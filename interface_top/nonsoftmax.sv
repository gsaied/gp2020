==> flow/design.v <==
module nonsoftmax (
	input clk,
	input en_softmax,
	output reg [9:0] prediction,
	input signed [15:0] fm 
);
reg [9:0] counter ; 
reg [9:0] index ; 
reg flag;
reg nonsoftmax_end;
reg signed [15:0] comp_feedback ;
initial begin
   counter=0;
   index=0;
   comp_feedback=0;
   flag=0;
   nonsoftmax_end=0;
end
always @(posedge clk) begin
	if(en_softmax)begin
            if ( fm > comp_feedback &&!flag) begin
                comp_feedback <= fm ;
                index <= counter  ;
                counter <= counter +1 ;
            end
            else
                counter <= counter +1 ;
        end
        if(counter>1022)begin
            prediction<=index;
            flag<=1;
            nonsoftmax_end<=1;
        end
   end     
endmodule
From RTL to reports: nonsoftmax
The steps from the RTL of nonsoftmax to its reports follow in flow order. Lines are those of the file above, counted from 1. Operators: Yosys type, input widths -> output width; for muxes data width and select width s. The mark - stands for no value.

Top module: nonsoftmax. Clock input: clk. Cell library: sky130hd. Corner: tt_025C_1v80.

Elaborated design
Source: Yosys, flattened and elaborated, memories not mapped. Widths are those after wreduce. Registers that Yosys merges into a memory's read port (data or address) are not register bits. Print and check cells do not count. Equal cells are merged and count once.

The figure for add/sub/neg operators is 1. The figure for magnitude comparators is 2. Under reduce/logical cells stands 3.

Operators by type and width (number): $gt 16x16->1 (1); $add 10x1->10 const B (1); $gt 10x10->1 const B (1); $reduce_and 2->1 (1); $logic_and 1x1->1 (1); $logic_not 1->1 (1).

Flip-flop bits (word level): 47. Under bits of input ports stands 18. Under output and inout bits stands 10.

Depth
Yosys ltp: most cells in a row. Word level: on the elaborated netlist, between registers, memories and ports. Mapped: between sequential cells and ports; inverters and the memories' decode and read muxes count.

Depth in word-level cells: 3. The figure for ABC_AREA is 0. The figure for gate-level depth with buffers is 7.

Mapped cells and area
The flow's flattened synthesis, as Yosys stat reports it; memories are mapped. The netlist is that of the ABC_AREA named above (0 if unset); the other value can give another one. Totals and module areas in this step are rounded.

Standard cells after synthesis: 134. For mapped area the number is 2020 sq um. For area of sequential cells the number is 1410 sq um. Under mapped flip-flops stands 47. Buffer cells: 0.

Cells by type: sky130_fd_sc_hd__edfxtp_1 (number 47, area in all 1.41E+03 sq um); sky130_fd_sc_hd__ha_1 (number 18, area in all 225.216 sq um); sky130_fd_sc_hd__inv_1 (number 19, area in all 71.318 sq um); sky130_fd_sc_hd__xnor2_1 (number 5, area in all 43.792 sq um); sky130_fd_sc_hd__a21oi_1 (number 7, area in all 35.034 sq um); sky130_fd_sc_hd__nand2_1 (number 7, area in all 26.275 sq um); sky130_fd_sc_hd__xor2_1 (number 3, area in all 26.275 sq um); sky130_fd_sc_hd__nand3_1 (number 5, area in all 25.024 sq um); sky130_fd_sc_hd__nor2_1 (number 5, area in all 18.768 sq um); sky130_fd_sc_hd__and3_1 (number 2, area in all 12.512 sq um); sky130_fd_sc_hd__nand4_2 (number 1, area in all 12.512 sq um); sky130_fd_sc_hd__nor4_2 (number 1, area in all 12.512 sq um); sky130_fd_sc_hd__a21boi_2 (number 1, area in all 11.261 sq um); sky130_fd_sc_hd__mux2i_1 (number 1, area in all 10.01 sq um); sky130_fd_sc_hd__o21ai_0 (number 2, area in all 10.01 sq um); sky130_fd_sc_hd__and4_1 (number 1, area in all 8.758 sq um); sky130_fd_sc_hd__nand4b_1 (number 1, area in all 8.758 sq um); sky130_fd_sc_hd__o2bb2ai_1 (number 1, area in all 8.758 sq um).

Not listed: further types 7, cells in them 7.

Timing after synthesis
Path of least setup slack by OpenSTA after synthesis, without wires, with an ideal clock, recovery checks aside; 20% of the period is set as input and as output delay. Where synthesis merged equal registers, the netlist keeps one of their names.

Path type: input to register. Start point: input fm[7]. End point: register comp_feedback[0]. Under period stands 3980 ps. The figure for external input delay is 796 ps. Under setup time stands 421 ps. For time at the first pin the number is 796 ps. The entry for arrival time reads 3186 ps. Path slack: 373 ps. The figure for delay of the path is 2811 ps. The entry for stages on the path reads 6. Under buffers on the path stands 0. The figure for period reached after synthesis is 3607 ps.

"delay of the path" = arrival - input delay + setup time. "stages on the path": output pins that drive a net of the path, with the launching flip-flop's if there is one; two outputs of one cell count as two. "period reached after synthesis" = period - worst setup slack (recovery checks aside). The figure is calculated, with input and output delays left at 20% of the set period. The rows between start and end are the longest chain of elaborated cells between them; the timing report does not say that the signal goes this way. Where chains are equally long, one stands for them. A line is the first line of the expression or statement that the cell stems from. Yosys adds cells for indexed reads and writes and turns some case tables into memories.

Cells stage by stage: sky130_fd_sc_hd__ha_1 > sky130_fd_sc_hd__a21oi_1 > sky130_fd_sc_hd__o21ai_0 > sky130_fd_sc_hd__o2bb2ai_1 > sky130_fd_sc_hd__nor4_1 > sky130_fd_sc_hd__mux2i_1. Under length of the longest elaborated chain stands 3.

RTL lines, path post-synthesis: start: declaration (line 5) `input signed [15:0] fm`; $gt 16x16->1 (line 21) `if ( fm > comp_feedback &&!flag) begin`; $logic_and 1x1->1 (line 21); $reduce_and 2->1; end: assignment (line 22) `comp_feedback <= fm ;`; end: declaration (line 11) `reg signed [15:0] comp_feedback ;`.

Path in the finished layout
From the final timing report of run 1: the path of least setup slack in the routed layout; clock arrival at registers is part of the times. The path's times are printed in steps of 10 ps; the period is the one set.

Path type: input to register. Start point: input fm[5]. End point: register index[5]. Under period stands 4740 ps. The figure for external input delay is 950 ps. Under setup time stands 300 ps. For time at the first pin the number is 950 ps. The entry for arrival time reads 3090 ps. Path slack: 1640 ps. The entry for stages on the path reads 8. Under buffers on the path stands 2.

The rows between start and end are the longest chain of elaborated cells between them; the timing report does not say that the signal goes this way. Where chains are equally long, one stands for them.

Cells stage by stage: sky130_fd_sc_hd__clkdlybuf4s50_1 > sky130_fd_sc_hd__ha_1 > sky130_fd_sc_hd__a21oi_1 > sky130_fd_sc_hd__o21ai_0 > sky130_fd_sc_hd__o2bb2ai_1 > sky130_fd_sc_hd__nor4_1 > sky130_fd_sc_hd__mux2i_2 > sky130_fd_sc_hd__buf_4. Under length of the longest elaborated chain stands 3.

RTL lines, path post-layout: start: declaration (line 5) `input signed [15:0] fm`; $gt 16x16->1 (line 21) `if ( fm > comp_feedback &&!flag) begin`; $logic_and 1x1->1 (line 21); $reduce_and 2->1; end: assignment (line 23) `index <= counter  ;`; end: declaration (line 8) `reg [9:0] index ;`.

Lab notebook: nonsoftmax

Measured data: module nonsoftmax, platform sky130hd, 2 stored runs of the flow under differing settings, order arbitrary. Input and output delays are each 20% of the period that was set; the output load is 0.01 pF. "achieved clock period": clock period set for the run, less the worst setup slack. It is reckoned from that one timing run; input and output delays stay at 20% of the period that was set. "overall power" is the tool's figure for a default switching activity; nothing was simulated. Values from the reports are rounded here.

Files of run 1:
==> flow/run.sh <==
#!/bin/bash
# the make line also repeats the synthesis and layout settings of config.mk as NAME=value (left out here)
make -C /OpenROAD-flow-scripts/flow DESIGN_CONFIG=/design/flow/config.mk WORK_HOME=/design/flow/orfs CLKGATE_MAP_FILE= finish
==> flow/config.mk <==
export PLATFORM = sky130hd
export DESIGN_NAME = nonsoftmax
export DESIGN_NICKNAME = nonsoftmax
export VERILOG_FILES = /design/flow/design.v
export SDC_FILE = /design/flow/constraint.sdc
export NUM_CORES = 4
export LEC_CHECK = 0
export CAP_MARGIN = 20
export CELL_PAD_IN_SITES_DETAIL_PLACEMENT = 2
export CORE_MARGIN = 2
export CORE_UTILIZATION = 21
export CTS_CLUSTER_DIAMETER = 223
export CTS_CLUSTER_SIZE = 77
export GPL_ROUTABILITY_DRIVEN = 1
export MIN_ROUTING_LAYER = met2
export PLACE_DENSITY_LB_ADDON = 0.26
export SLEW_MARGIN = 20
==> flow/constraint.sdc <==
create_clock -name core_clock -period 4.74 [get_ports {clk}]
set_input_delay 0.9480 -clock core_clock [delete_from_list [all_inputs] [get_ports {clk}]]
set_output_delay 0.9480 -clock core_clock [all_outputs]
set_load 0.01 [all_outputs]

Results of run 1. For the standard-cell area after layout the run shows 2560 sq um. For the overall power the run shows 0.785 mW. The achieved clock period comes to 3102 ps. The post-route setup TNS reads 0 ps. The area of the synthesized netlist stands at 2020 sq um. The setup slack of the worst path is 1640 ps. The worst-case hold slack comes to 420 ps. The utilization of the finished layout stands at 27.5%. The area of the die stands at 10400 sq um.

Files of run 2:
==> flow/run.sh <==
#!/bin/bash
# the make line also repeats the synthesis and layout settings of config.mk as NAME=value (left out here)
make -C /OpenROAD-flow-scripts/flow DESIGN_CONFIG=/design/flow/config.mk WORK_HOME=/design/flow/orfs CLKGATE_MAP_FILE= finish
==> flow/config.mk <==
export PLATFORM = sky130hd
export DESIGN_NAME = nonsoftmax
export DESIGN_NICKNAME = nonsoftmax
export VERILOG_FILES = /design/flow/design.v
export SDC_FILE = /design/flow/constraint.sdc
export NUM_CORES = 4
export LEC_CHECK = 0
export ABC_AREA = 1
export CAP_MARGIN = 25
export CELL_PAD_IN_SITES_DETAIL_PLACEMENT = 0
export CORE_ASPECT_RATIO = 1.11
export CORE_MARGIN = 5
export CORE_UTILIZATION = 21
export CTS_CLUSTER_SIZE = 44
export PLACE_DENSITY_LB_ADDON = 0.06
export SETUP_SLACK_MARGIN = -0.31
export SLEW_MARGIN = 20
export TNS_END_PERCENT = 100
==> flow/constraint.sdc <==
create_clock -name core_clock -period 3.79 [get_ports {clk}]
set_input_delay 0.7580 -clock core_clock [delete_from_list [all_inputs] [get_ports {clk}]]
set_output_delay 0.7580 -clock core_clock [all_outputs]
set_load 0.01 [all_outputs]

Results of run 2. For the standard-cell area after layout the run shows 2650 sq um. For the overall power the run shows 0.985 mW. The achieved clock period comes to 2530 ps. The post-route setup TNS reads 0 ps. The area of the synthesized netlist stands at 2130 sq um. The setup slack of the worst path is 1260 ps. The worst-case hold slack comes to 422 ps. The utilization of the finished layout stands at 27.0%. The area of the die stands at 12300 sq um.
