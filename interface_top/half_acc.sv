==> flow/design.v <==
module half_acc (
	input clk,
	input clear,
	input conv10_sample,
	input signed [15:0] pixel,
	output reg signed [15:0] acc_out 
);
initial begin
    acc_out = 16'b0 ;
end
always @(posedge clk ) begin
	 if(clear)
	    acc_out <= 16'b0 ;
	 else if (conv10_sample) 
		acc_out <= pixel + acc_out ; 
end
endmodule
From RTL to reports: half_acc
The steps from the RTL of half_acc to its reports follow in flow order.
Line numbers count from 1 in the design file above.
Operators carry their Yosys type and port widths (W data, S select, Z words).
The mark -- stands for no value.

set-up
  top module = half_acc
  clock = clk
  cell library = sky130hd
  corner = tt_025C_1v80

Word level
Counts by Yosys on the flattened word-level netlist (proc, flatten, opt, wreduce; memories kept). Register bits leave out memories and registers merged into their read ports (data or address); mux counts leave out enables and synchronous resets folded into registers. Print and check cells are left out. Cells with the same type and inputs are merged into one.

storage and ports
  register bits after elaboration = 16
  input port bits = 19

cells by class
  add/sub/neg operators = 1

operators with widths
  cell              count
  $add A16 B16 Y16  1

Logic depth
Longest topological path by Yosys (ltp), each cell counted once; first at word level (registers and memories cut), then after technology mapping (sequential cells cut; the memories' decode and read muxes count).

logic depth
  word-level depth = 1
  ABC_AREA = 0
  depth in mapped cells = 8
  depth with buffers taken out = 8

Mapped cells and area
Source: synth_stat.txt of the flow (Yosys; design flattened, memories mapped). It holds for the ABC_AREA given above (unset counts as 0); a run with the other value may have another netlist.
The area totals of this step are shown rounded.

mapped netlist
  cells in the netlist = 151
  cell area after synthesis = 1300 µm²
  mapped flip-flops = 16
  buffer cells = 6

cells by type
  cell                        count  total area (µm²)
  sky130_fd_sc_hd__dfxtp_1    16     320.307
  sky130_fd_sc_hd__ha_1       15     187.68
  sky130_fd_sc_hd__mux2i_1    7      70.067
  sky130_fd_sc_hd__nor2_1     16     60.058
  sky130_fd_sc_hd__xnor2_1    5      43.792
  sky130_fd_sc_hd__a21oi_1    8      40.038
  sky130_fd_sc_hd__a21o_1     5      37.536
  sky130_fd_sc_hd__o21ai_0    7      35.034
  sky130_fd_sc_hd__xor2_1     4      35.034
  sky130_fd_sc_hd__nand2b_1   5      31.28
  sky130_fd_sc_hd__a221oi_2   2      30.029
  sky130_fd_sc_hd__nand2_1    8      30.029
  sky130_fd_sc_hd__nor3b_1    4      30.029
  sky130_fd_sc_hd__fa_1       1      20.019
  sky130_fd_sc_hd__o2111ai_1  2      17.517
  sky130_fd_sc_hd__o41ai_2    1      16.266
  sky130_fd_sc_hd__a211oi_1   2      15.014
  sky130_fd_sc_hd__a21boi_0   2      15.014

Not listed: further types 31, cells in them 41.

Path before layout
OpenSTA on the mapped netlist: ideal clock, no wires. The path of least setup slack (recovery checks aside). Input and output delay are each 20% of the period. Register names are those of the netlist, which keeps one name where synthesis merged equal registers.

path after synthesis
  path type = input port to flip-flop
  from = input port pixel[0]
  to = register acc_out[12]
  period = 3.99 ns
  input delay = 0.798 ns
  launch time at the first pin = 0.798 ns
  arrival time = 2.626 ns
  required time = 3.856 ns
  setup slack = 1.230 ns
  path delay = 1.962 ns
  stages on the path = 8
  path buffers = 0
  synthesis period reached = 2.76 ns

"path delay" = arrival - input delay + setup time.
"stages on the path" counts driving pins, that of a launching flip-flop among them; a cell with two outputs on the path counts twice.
"synthesis period reached" = period - worst setup slack (recovery checks aside). The figure is calculated, with input and output delays left at 20% of the set period.
The rows between start and end are the longest chain of elaborated cells between them; the timing report does not say that the signal goes this way. Where chains are equally long, one stands for them.
Each line given opens the expression or statement behind the cell; cells for indexed reads and writes are added by Yosys, which also makes memories of some case tables.

between the ends, after synthesis
  cells stage by stage = sky130_fd_sc_hd__ha_1 -> sky130_fd_sc_hd__fa_1 -> sky130_fd_sc_hd__a21o_1 -> sky130_fd_sc_hd__a311o_1 -> sky130_fd_sc_hd__a21bo_1 -> sky130_fd_sc_hd__a221oi_2 -> sky130_fd_sc_hd__or4b_1 -> sky130_fd_sc_hd__o311ai_1
  cells in the longest elaborated chain = 1

ends and longest elaborated chain, after synthesis
  element           line  source
  start, declared   5     input signed [15:0] pixel,
  $add A16 B16 Y16  15    acc_out <= pixel + acc_out ;
  end, assigned     13    acc_out <= 16'b0 ;
  end, assigned     15
  end, declared     6     output reg signed [15:0] acc_out

Path in the finished layout
Path of least setup slack in the final report of stored run 1 (OpenROAD, finished layout, wires in). Where an end is a register, its clock arrival counts in the times.

path post-layout
  path type = input port to flip-flop
  from = input port pixel[0]
  to = register acc_out[14]
  period = 2.78 ns
  input delay = 0.56 ns
  launch time at the first pin = 0.56 ns
  arrival time = 2.40 ns
  required time = 2.93 ns
  setup slack = 0.53 ns
  stages on the path = 9
  path buffers = 1

The rows between start and end are the longest chain of elaborated cells between them; the timing report does not say that the signal goes this way. Where chains are equally long, one stands for them.

between the ends, post-layout
  cells stage by stage = sky130_fd_sc_hd__buf_6 -> sky130_fd_sc_hd__ha_4 -> sky130_fd_sc_hd__fa_2 -> sky130_fd_sc_hd__a21o_1 -> sky130_fd_sc_hd__a311o_1 -> sky130_fd_sc_hd__nand2_1 -> sky130_fd_sc_hd__o221ai_2 -> sky130_fd_sc_hd__nor4bb_1 -> sky130_fd_sc_hd__or3_1
  cells in the longest elaborated chain = 1

ends and longest elaborated chain, post-layout
  element           line  source
  start, declared   5     input signed [15:0] pixel,
  $add A16 B16 Y16  15    acc_out <= pixel + acc_out ;
  end, assigned     13    acc_out <= 16'b0 ;
  end, assigned     15
  end, declared     6     output reg signed [15:0] acc_out

Record of 2 stored runs of the RTL-to-layout flow on half_acc, platform sky130hd. The runs are unordered. Constraints: input delay and output delay 20% of the set period each, output load 0.01 pF.
"achieved clock period" = clock period - worst setup slack. The figure is calculated, with input and output delays left at 20% of the set period.
By "worst setup path time" is meant the share of the clock period that the worst setup path is allowed (20% is reserved at inputs, 20% at outputs), minus its slack. Clock arrival times at its registers enter into it.
"power" is the tool's figure for a default switching activity; nothing was simulated.
The measured numbers are rounded.

Stored run 1
==> flow/run.sh <==
#!/bin/bash
# the make line also repeats the synthesis and layout settings of config.mk as NAME=value (left out here)
make -C /OpenROAD-flow-scripts/flow DESIGN_CONFIG=/design/flow/config.mk WORK_HOME=/design/flow/orfs CLKGATE_MAP_FILE= finish
==> flow/config.mk <==
export PLATFORM = sky130hd
export DESIGN_NAME = half_acc
export DESIGN_NICKNAME = half_acc
export VERILOG_FILES = /design/flow/design.v
export SDC_FILE = /design/flow/constraint.sdc
export NUM_CORES = 4
export LEC_CHECK = 0
export CAP_MARGIN = 20
export CELL_PAD_IN_SITES_DETAIL_PLACEMENT = 2
export CORE_ASPECT_RATIO = 1.0
export CORE_MARGIN = 2
export CORE_UTILIZATION = 25
export GPL_TIMING_DRIVEN = 1
export MAX_ROUTING_LAYER = met5
export PLACE_DENSITY_LB_ADDON = 0.06
export SETUP_SLACK_MARGIN = 0.82
export SLEW_MARGIN = 30
export TNS_END_PERCENT = 40
==> flow/constraint.sdc <==
create_clock -name core_clock -period 2.78 [get_ports {clk}]
set_input_delay 0.5560 -clock core_clock [delete_from_list [all_inputs] [get_ports {clk}]]
set_output_delay 0.5560 -clock core_clock [all_outputs]
set_load 0.01 [all_outputs]

==> results of stored run 1 <==
chip area after synthesis (Yosys): 1300 µm²
die area: 5900 µm²
standard-cell area of the final layout: 2300 µm²
utilization: 45 %
worst setup slack after layout: 0.53 ns
total negative slack: 0.000 ns
worst hold slack: 0.55 ns
power: 1.2 mW
achieved clock period: 2.251 ns
worst setup path time: 1.70 ns
worst setup path kind: input port to flip-flop

Stored run 2
==> flow/run.sh <==
#!/bin/bash
# the make line also repeats the synthesis and layout settings of config.mk as NAME=value (left out here)
make -C /OpenROAD-flow-scripts/flow DESIGN_CONFIG=/design/flow/config.mk WORK_HOME=/design/flow/orfs CLKGATE_MAP_FILE= finish
==> flow/config.mk <==
export PLATFORM = sky130hd
export DESIGN_NAME = half_acc
export DESIGN_NICKNAME = half_acc
export VERILOG_FILES = /design/flow/design.v
export SDC_FILE = /design/flow/constraint.sdc
export NUM_CORES = 4
export LEC_CHECK = 0
export CAP_MARGIN = 20
export CORE_MARGIN = 3
export CORE_UTILIZATION = 18
export CTS_CLUSTER_DIAMETER = 347
export GPL_ROUTABILITY_DRIVEN = 0
export PLACE_DENSITY = 0.46
export SETUP_SLACK_MARGIN = 1.0
export SLEW_MARGIN = 40
export TNS_END_PERCENT = 35
==> flow/constraint.sdc <==
create_clock -name core_clock -period 4.1 [get_ports {clk}]
set_input_delay 0.8200 -clock core_clock [delete_from_list [all_inputs] [get_ports {clk}]]
set_output_delay 0.8200 -clock core_clock [all_outputs]
set_load 0.01 [all_outputs]

==> results of stored run 2 <==
chip area after synthesis (Yosys): 1300 µm²
die area: 8500 µm²
standard-cell area of the final layout: 1800 µm²
utilization: 26 %
worst setup slack after layout: 1.1 ns
total negative slack: 0.000 ns
worst hold slack: 0.52 ns
power: 0.67 mW
achieved clock period: 3.001 ns
worst setup path time: 2.18 ns
worst setup path kind: input port to flip-flop
