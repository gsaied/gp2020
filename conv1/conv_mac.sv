==> flow/design.v <==
module conv_mac (
	input clk,
	input clr,
	input layer_en,
	input signed [15:0] pix,
	input signed [15:0] ker,
	output reg signed [31:0] mul_out 
);
initial mul_out =32'b0 ;
	always @(posedge clk ) begin
		if (clr)
			mul_out <= 32'b0 ;
		else if (layer_en)
			mul_out <= pix*ker + mul_out ; 
	end
endmodule
=== Step by step through the tools: conv_mac ===
The steps from the RTL of conv_mac to its reports follow in flow order.
Lines are those of the file above, counted from 1.
Operators carry their Yosys type and port widths (W data, S select, Z words).
Not given: n/a

* Top: conv_mac
* Clock: clk
* Library: sky130hd
* Library corner: tt_025C_1v80

=== After elaboration ===
Source: Yosys, flattened and elaborated, memories not mapped. Widths are those after wreduce; folded enables and synchronous resets count as part of the registers. Registers that Yosys merges into a memory's read port (data or address) are not register bits. Print and check cells do not count. Equal cells are merged and count once.

* Cells after elaboration: 3
* Output and inout bits: 32
* Input port bits: 35
* Register bits: 32

* Multipliers: 1
* Add/sub/neg operators: 1

{| class="wikitable"
|+ Operators with widths
! operator !! number
|-
| $mul A16 B16 Y32 || 1
|-
| $add A32 B32 Y32 || 1
|}

=== Longest topological paths ===
Yosys ltp: most cells in a row. Word level: on the elaborated netlist, between registers, memories and ports. Mapped: between sequential cells and ports; inverters and the memories' decode and read muxes count.

* Depth after elaboration: 2
* ABC_AREA: 0
* Gate-level depth with buffers: 25
* Depth with buffers taken out: 23

=== Netlist ===
Yosys stat after the flow's synthesis: flattened, memories mapped to cells. It holds for the ABC_AREA given above (unset counts as 0); a run with the other value may have another netlist.

* Sequential area: 640.6 µm²
* Chip area (Yosys): 12027.8 µm²
* Mapped flip-flops: 32
* Buffers: 43
* Mapped cells: 1311

{| class="wikitable"
|+ Cells by type
! type !! number !! area in all (µm²)
|-
| sky130_fd_sc_hd__fa_1 || 292 || 5.85E+03
|-
| sky130_fd_sc_hd__inv_1 || 336 || 1261.21
|-
| sky130_fd_sc_hd__ha_1 || 98 || 1.23E+03
|-
| sky130_fd_sc_hd__and2_1 || 121 || 756.976
|-
| sky130_fd_sc_hd__dfxtp_1 || 32 || 640.614
|-
| sky130_fd_sc_hd__nand2_1 || 144 || 540.518
|-
| sky130_fd_sc_hd__xnor2_1 || 21 || 183.926
|-
| sky130_fd_sc_hd__nor2_1 || 45 || 168.912
|-
| sky130_fd_sc_hd__a21oi_1 || 33 || 165.158
|-
| sky130_fd_sc_hd__clkbuf_1 || 38 || 142.637
|-
| sky130_fd_sc_hd__mux2i_1 || 11 || 110.106
|-
| sky130_fd_sc_hd__a21o_1 || 10 || 75.072
|-
| sky130_fd_sc_hd__xor2_1 || 8 || 70.067
|-
| sky130_fd_sc_hd__o21ai_0 || 12 || 60.058
|-
| sky130_fd_sc_hd__a211oi_1 || 7 || 52.55
|-
| sky130_fd_sc_hd__o21a_1 || 7 || 52.55
|-
| sky130_fd_sc_hd__nand3_1 || 9 || 45.043
|-
| sky130_fd_sc_hd__nor3_1 || 7 || 35.034
|}

Not listed: further types 41, cells in them 80.

=== Worst setup path after synthesis ===
OpenSTA on the mapped netlist: ideal clock, no wires. The path of least setup slack (recovery checks aside). Input and output delay are each 20% of the period. Register names are those of the netlist, which keeps one name where synthesis merged equal registers.

* Kind: input to register
* Start point: in pix[15]
* End point: reg mul_out[30]
* Path buffers: 2
* Stages: 23
* Path delay: 5831 ps
* Clock period: 7570 ps
* Setup slack: 225 ps
* Data arrival time: 7270 ps
* Setup time: 75 ps
* Input delay: 1514 ps
* Period reached after synthesis: 7345 ps

"path delay" is the arrival time less input delay plus setup time.
"stages": output pins that drive a net of the path, with the launching flip-flop's if there is one; two outputs of one cell count as two.
"period reached after synthesis" is the clock period less the worst setup slack; recovery checks do not enter. This is arithmetic on one report: input and output delays are still those of the set period (20% each).
The rows between start and end are the longest chain of elaborated cells between them; the timing report does not say that the signal goes this way. Where chains are equally long, one stands for them.
A line is the first line of the expression or statement that the cell stems from. Yosys adds cells for indexed reads and writes and turns some case tables into memories.

* Cell sequence: sky130_fd_sc_hd__clkbuf_1 -> sky130_fd_sc_hd__nand2_1 -> sky130_fd_sc_hd__inv_1 -> sky130_fd_sc_hd__fa_1 -> sky130_fd_sc_hd__inv_1 -> sky130_fd_sc_hd__fa_1 -> sky130_fd_sc_hd__inv_1 -> sky130_fd_sc_hd__fa_1 -> sky130_fd_sc_hd__fa_1 -> sky130_fd_sc_hd__fa_1 -> sky130_fd_sc_hd__inv_1 -> sky130_fd_sc_hd__fa_1 -> sky130_fd_sc_hd__inv_1 -> sky130_fd_sc_hd__ha_1 -> sky130_fd_sc_hd__and3_1 -> sky130_fd_sc_hd__buf_6 -> sky130_fd_sc_hd__nand2_1 -> sky130_fd_sc_hd__or3b_1 -> sky130_fd_sc_hd__o221ai_2 -> sky130_fd_sc_hd__o41ai_2 -> sky130_fd_sc_hd__nand3b_1 -> sky130_fd_sc_hd__mux2_4 -> sky130_fd_sc_hd__o22ai_2
* Length of the longest elaborated chain: 2

{| class="wikitable"
|+ Ends and longest elaborated chain, post-synthesis
! element !! RTL line !! RTL
|-
| start, declared || 5 || <nowiki>input signed [15:0] pix,</nowiki>
|-
| $mul A16 B16 Y32 || 14 || <nowiki>mul_out <= pix*ker + mul_out ;</nowiki>
|-
| $add A32 B32 Y32 || 14 ||
|-
| end, assigned || 12 || <nowiki>mul_out <= 32'b0 ;</nowiki>
|-
| end, assigned || 14 ||
|-
| end, declared || 7 || <nowiki>output reg signed [31:0] mul_out</nowiki>
|}

=== Timing after layout ===
Path of least setup slack in the final report of flow run A (OpenROAD, finished layout, wires in). Where an end is a register, its clock arrival counts in the times.
The path's times are printed in steps of 10 ps; the period is the one set.

* Kind: input to register
* Start point: in pix[15]
* End point: reg mul_out[29]
* Setup slack: -1270 ps
* Setup time: 110 ps
* Data arrival time: 6860 ps
* Input delay: 1090 ps
* Path buffers: 4
* Clock period: 5430 ps
* Stages: 24

The rows between start and end are the longest chain of elaborated cells between them; the timing report does not say that the signal goes this way. Where chains are equally long, one stands for them.

* Cell sequence: sky130_fd_sc_hd__buf_6 -> sky130_fd_sc_hd__buf_12 -> sky130_fd_sc_hd__and2_4 -> sky130_fd_sc_hd__fa_2 -> sky130_fd_sc_hd__inv_2 -> sky130_fd_sc_hd__fa_1 -> sky130_fd_sc_hd__inv_2 -> sky130_fd_sc_hd__buf_4 -> sky130_fd_sc_hd__buf_4 -> sky130_fd_sc_hd__fa_1 -> sky130_fd_sc_hd__fa_1 -> sky130_fd_sc_hd__fa_1 -> sky130_fd_sc_hd__inv_2 -> sky130_fd_sc_hd__fa_1 -> sky130_fd_sc_hd__inv_2 -> sky130_fd_sc_hd__ha_4 -> sky130_fd_sc_hd__a21oi_2 -> sky130_fd_sc_hd__nand2_1 -> sky130_fd_sc_hd__a221o_1 -> sky130_fd_sc_hd__a21oi_2 -> sky130_fd_sc_hd__nor2_2 -> sky130_fd_sc_hd__a311oi_2 -> sky130_fd_sc_hd__nor4_1 -> sky130_fd_sc_hd__a211o_1
* Length of the longest elaborated chain: 2

{| class="wikitable"
|+ Ends and longest elaborated chain, after layout
! element !! RTL line !! RTL
|-
| start, declared || 5 || <nowiki>input signed [15:0] pix,</nowiki>
|-
| $mul A16 B16 Y32 || 14 || <nowiki>mul_out <= pix*ker + mul_out ;</nowiki>
|-
| $add A32 B32 Y32 || 14 ||
|-
| end, assigned || 12 || <nowiki>mul_out <= 32'b0 ;</nowiki>
|-
| end, assigned || 14 ||
|-
| end, declared || 7 || <nowiki>output reg signed [31:0] mul_out</nowiki>
|}

Design conv_mac on sky130hd. What follows are 2 stored runs of the flow, each under its own settings; their order means nothing. The constraints put input and output delay at 20% of the set period each and load the outputs with 0.01 pF.
By "reached clock period" is meant the clock period of the run minus its worst setup slack. This is arithmetic on one report: input and output delays are still those of the set period (20% each).
"critical setup path time" = time allowed to the worst setup path (clock period - input delay - output delay, where it has them) - its slack; a late launch clock adds to it, a late capture clock takes from it.
"critical setup path time" is given in steps of 10 ps.

=== Flow run A ===
{| class="wikitable"
! Setting !! Value
|-
| period_ns || 5.43
|-
| CORE_UTILIZATION || 62
|-
| SETUP_SLACK_MARGIN || 0.47
|-
| PLACE_DENSITY_LB_ADDON || 0.14
|-
| CELL_PAD_IN_SITES_GLOBAL_PLACEMENT || 1
|-
| TNS_END_PERCENT || 65
|-
| GPL_TIMING_DRIVEN || 1
|-
| CAP_MARGIN || 15
|-
| CORE_MARGIN || 2
|-
| SLEW_MARGIN || 20
|-
! Result !! Value
|-
| Chip area in the Yosys report || 12027.8 µm²
|-
| Total die area || 20529.2 µm²
|-
| Utilization after routing || 85.3 %
|-
| Critical setup path time || 5610 ps
|-
| Type of the worst setup path || input to register
|-
| Total negative slack || -19068 ps
|-
| Worst setup slack after layout || -1267 ps
|-
| Final worst hold slack || 518 ps
|-
| Reached clock period || 6697 ps
|-
| Standard-cell area after routing || 16116.7 µm²
|}

=== Flow run B ===
{| class="wikitable"
! Setting !! Value
|-
| period_ns || 15.0
|-
| CORE_UTILIZATION || 27
|-
| PLACE_DENSITY_LB_ADDON || 0.21
|-
| GPL_TIMING_DRIVEN || 0
|-
| GPL_ROUTABILITY_DRIVEN || 0
|-
| CTS_CLUSTER_SIZE || 15
|-
| CTS_CLUSTER_DIAMETER || 335
|-
| MAX_ROUTING_LAYER || met5
|-
| CAP_MARGIN || 20
|-
| CORE_MARGIN || 2
|-
| SLEW_MARGIN || 20
|-
! Result !! Value
|-
| Final worst hold slack || 524 ps
|-
| Critical setup path time || 7110 ps
|-
| Type of the worst setup path || input to register
|-
| Chip area in the Yosys report || 12027.8 µm²
|-
| Worst setup slack after layout || 4892 ps
|-
| Total negative slack || 0 ps
|-
| Total die area || 46250.8 µm²
|-
| Utilization after routing || 30.7 %
|-
| Reached clock period || 10108 ps
|-
| Standard-cell area after routing || 13553.0 µm²
|}
